==> flow/design.v <==
`timescale 1ns / 1ps
module register( din, load, clock, reset, dout );
  input [7:0] din;
  input load, clock, reset;
  output [7:0] dout;
  reg [7:0] dout;
  always @( posedge clock or negedge reset )
  begin
    if ( reset == 1'b0 )
      dout <= 1'b0;
    else if ( load == 1'b0 )
      dout <= dout;
    else if ( load == 1'b1 )
      dout <= din;
    else
      dout <= 8'hxx;
  end
endmodule
`timescale 1ns / 1ps
module decode3to8( write, load );
  input [2:0] write;
  output [7:0] load;
  reg [7:0] load;
  always @( write )
  begin
    case ( write )
      3'd0: load = 8'b0000_0001;
      3'd1: load = 8'b0000_0010;
      3'd2: load = 8'b0000_0100;
      3'd3: load = 8'b0000_1000;
      3'd4: load = 8'b0001_0000;
      3'd5: load = 8'b0010_0000;
      3'd6: load = 8'b0100_0000;
      3'd7: load = 8'b1000_0000;
    endcase
  end
endmodule
`timescale 1ns / 1ps
module mux8(
  read,
  regAout,
  regBout,
  regCout,
  regDout,
  regEout,
  regFout,
  regGout,
  regHout,
  dout
);
  input [2:0] read;
  input [7:0] regAout;
  input [7:0] regBout;
  input [7:0] regCout;
  input [7:0] regDout;
  input [7:0] regEout;
  input [7:0] regFout;
  input [7:0] regGout;
  input [7:0] regHout;
  output [7:0] dout;
  reg [7:0] dout;
  always @(
    read,
    regAout,
    regBout,
    regCout,
    regDout,
    regEout,
    regFout,
    regGout,
    regHout
  ) begin
    case ( read )
      3'd0: dout = regAout;
      3'd1: dout = regBout;
      3'd2: dout = regCout;
      3'd3: dout = regDout;
      3'd4: dout = regEout;
      3'd5: dout = regFout;
      3'd6: dout = regGout;
      3'd7: dout = regHout;
      default: dout = 8'hxx;
    endcase
  end
endmodule
`timescale 1ns / 1ps
module register_file( din, read, write, clock, reset, dout );
  input [7:0] din;
  input [2:0] read, write;
  input clock, reset;
  output [7:0] dout;
  wire [7:0] load;
  decode3to8 dec( write, load );
  wire [7:0] regAout, regBout, regCout, regDout, regEout, regFout, regGout, regHout;
  register regA( din, load[0], clock, reset, regAout );
  register regB( din, load[1], clock, reset, regBout );
  register regC( din, load[2], clock, reset, regCout );
  register regD( din, load[3], clock, reset, regDout );
  register regE( din, load[4], clock, reset, regEout );
  register regF( din, load[5], clock, reset, regFout );
  register regG( din, load[6], clock, reset, regGout );
  register regH( din, load[7], clock, reset, regHout );
  mux8 mux( read, regAout, regBout, regCout, regDout, regEout, regFout, regGout, regHout, dout );
endmodule
* From RTL to reports: register_file *
What the tools print for register_file, step after step.
Lines are those of the file above, counted from 1.
Not given: n/a

set-up
  top module = register_file
  clock input = clock
  standard-cell library = sky130hd
  corner = tt_025C_1v80

* Elaborated design *
Source: Yosys, flattened and elaborated, memories not mapped. Widths are those after wreduce; folded enables and synchronous resets count as part of the registers. Registers that Yosys merges into a memory's read port (data or address) are not register bits. Print and check cells do not count. Equal cells are merged and count once.
Yosys's memory passes give these memory sizes; they may raise the number of words (mostly to a power of two), join words into wider ones and drop unused or constant bits.

storage and ports
  register bits after elaboration = 64
  bits in latches = 0
  memory bits (writable) = 0
  bits in read-only memories = 64
  word width x clocked read ports = 0
  memories = 1
  bits of input ports = 16
  output and inout bits = 8

operators by class
  $add $sub $neg = 0
  multiply operators = 0
  div/mod/pow operators = 0
  order comparisons = 0
  equality and inequality tests = 7
  shifts and indexed selects = 0
  mux-type cells = 1
  bitwise gates (word level) = 0
  reduce/logical cells = 1

memories
  name             words  bits a word  read ports  write ports  line  RTL
  (no name shown)  8      8            1           0            26    case ( write )

operators with widths
  operator                                                  number
  8-bit case mux with 8-bit select                          1
  3-bit == test with constant B                             4
  3-bit by 2-bit == test with 1-bit output with constant B  2
  3-bit by 1-bit == test with 1-bit output with constant B  1
  3-bit logical NOT                                         1

* Logic depth *
Longest topological path by Yosys (ltp), each cell counted once; first at word level (registers and memories cut), then after technology mapping (sequential cells cut; the memories' decode and read muxes count).

logic depth
  depth in word-level cells = 2
  ABC_AREA = 0
  mapped depth = 5

* Mapped cells and area *
Yosys stat after the flow's synthesis: flattened, memories mapped to cells. It holds for the ABC_AREA given above (unset counts as 0); a run with the other value may have another netlist.

cells by type
  type                       number  total area (µm²)
  sky130_fd_sc_hd__dfrtp_1   64      1.6E+03
  sky130_fd_sc_hd__mux2_2    64      720.691
  sky130_fd_sc_hd__mux2i_1   20      200.192
  sky130_fd_sc_hd__nor3b_4   3       56.304
  sky130_fd_sc_hd__a221oi_1  6       52.55
  sky130_fd_sc_hd__o22a_1    6       52.55
  sky130_fd_sc_hd__o22ai_1   6       37.536
  sky130_fd_sc_hd__buf_6     3       33.782
  sky130_fd_sc_hd__nand3b_2  3       33.782
  sky130_fd_sc_hd__nand2b_1  5       31.28
  sky130_fd_sc_hd__nor2_1    7       26.275
  sky130_fd_sc_hd__buf_4     3       22.522
  sky130_fd_sc_hd__a21oi_1   4       20.019
  sky130_fd_sc_hd__buf_2     4       20.019
  sky130_fd_sc_hd__o32a_1    2       20.019
  sky130_fd_sc_hd__nor3_4    1       16.266
  sky130_fd_sc_hd__a211oi_1  2       15.014
  sky130_fd_sc_hd__buf_8     1       15.014

Not listed: further types 10, cells in them 11.

synthesis totals
  mapped cells = 215
  chip area (Yosys) = 3044.2 µm²
  flip-flops = 64

The figures by module come from a second, unflattened synthesis with its own total; it is not the netlist above.

second synthesis, totals
  cells (unflattened synthesis) = 183
  area (unflattened synthesis) = 3285.7 µm²

Each row is one instance without its submodules.

by module
  module         instances  cells  area (µm²)
  register       8          17     331.6
  mux8           1          39     568.0
  decode3to8     1          8      65.1
  register_file  1          0      0.0

* Timing after synthesis *
OpenSTA on the mapped netlist: ideal clock, no wires. The path of least setup slack (recovery checks aside). Input and output delay are each 20% of the period. Register names are those of the netlist, which keeps one name where synthesis merged equal registers.

path post-synthesis
  path type = input port to output port
  start = input port read[1]
  end = output port dout[0]
  clock period = 1.41 ns
  arrival = 1.135 ns
  required time = 1.128 ns
  slack = -0.007 ns
  delay of the path = 0.853 ns
  stages = 5
  synthesis period reached = 1.417 ns

"delay of the path" is the arrival time less input delay plus setup time.
At an output port there is no setup time.
"stages" counts driving pins, that of a launching flip-flop among them; a cell with two outputs on the path counts twice.
"synthesis period reached" is the clock period less the worst setup slack; recovery checks do not enter. This is arithmetic on one report: input and output delays are still those of the set period (20% each).
The rows between start and end are the longest chain of elaborated cells between them; the timing report does not say that the signal goes this way. Where chains are equally long, one stands for them.
A line is the first line of the expression or statement that the cell stems from. Yosys adds cells for indexed reads and writes and turns some case tables into memories.

on the way, post-synthesis
  cells stage by stage = sky130_fd_sc_hd__buf_4 > sky130_fd_sc_hd__buf_8 > sky130_fd_sc_hd__mux2i_1 > sky130_fd_sc_hd__a221oi_1 > sky130_fd_sc_hd__o22a_1
  cells in the longest elaborated chain = 2
  elaborated cells on any way between the ends = 9
  source lines of those cells = 1
  classes of those cells = eq/ne: 7; mux: 1; reduce/logical: 1

ends and longest elaborated chain, post-synthesis
  item                              line  RTL
  from (decl)                       89    input [2:0] read, write;
  3-bit == test                     73    case ( read )
  8-bit case mux with 8-bit select  73
  to (decl)                         91    output [7:0] dout;

* Path in the finished layout *
From the final timing report of stored run 2: the path of least setup slack in the routed layout; clock arrival at registers is part of the times.

path after layout
  path type = flip-flop to output port
  start = register regB.dout[2]
  end = output port dout[2]
  clock period = 1.75 ns
  arrival = 1.49 ns
  required time = 1.40 ns
  slack = -0.09 ns
  stages = 5

The rows between start and end are the longest chain of elaborated cells between them; the timing report does not say that the signal goes this way. Where chains are equally long, one stands for them.
A register here has more assigning lines than the two given.

on the way, after layout
  cells stage by stage = sky130_fd_sc_hd__dfrtp_1 > sky130_fd_sc_hd__nand2b_4 > sky130_fd_sc_hd__a32o_1 > sky130_fd_sc_hd__o32a_1 > sky130_fd_sc_hd__buf_2
  cells in the longest elaborated chain = 1
  elaborated cells on any way between the ends = 1
  source lines of those cells = 1
  classes of those cells = mux: 1

ends and longest elaborated chain, after layout
  item                              line  RTL
  from (decl)                       5     output [7:0] dout;
  from (assign)                     12    dout <= dout;
  from (assign)                     14    dout <= din;
  8-bit case mux with 8-bit select  73    case ( read )
  to (decl)                         91    output [7:0] dout;

Design register_file on sky130hd. What follows are 2 stored runs of the flow, each under its own settings; their order means nothing. The constraints put input and output delay at 20% of the set period each and load the outputs with 0.01 pF.
"finish__power__total": no workload was simulated; the value follows from the tool's default switching activity.

settings of stored run 1
{
  "period_ns": 1.48,
  "CORE_UTILIZATION": 54,
  "PLACE_DENSITY_LB_ADDON": 0.02,
  "CORE_ASPECT_RATIO": 0.75,
  "CORE_MARGIN": 9,
  "CELL_PAD_IN_SITES_DETAIL_PLACEMENT": 2,
  "ABC_AREA": 0,
  "GPL_ROUTABILITY_DRIVEN": 0,
  "MIN_ROUTING_LAYER": "met1",
  "MAX_ROUTING_LAYER": "met4",
  "CAP_MARGIN": 20,
  "SLEW_MARGIN": 20
}
report of stored run 1: did not finish, place, DPL-0033

settings of stored run 2
{
  "period_ns": 1.75,
  "CORE_UTILIZATION": 67,
  "CAP_MARGIN": 20,
  "CORE_MARGIN": 2,
  "SLEW_MARGIN": 20
}
report of stored run 2
yosys chip area after synthesis (um^2): 3044.2
finish__design__die__area: 5098.7
finish__design__instance__area__stdcell: 3819.9
finish__design__instance__utilization: 0.8773
finish__timing__setup__ws: -0.091
finish__timing__setup__tns: -0.288
finish__timing__hold__ws: 0.023
finish__power__total: 4.050e-03
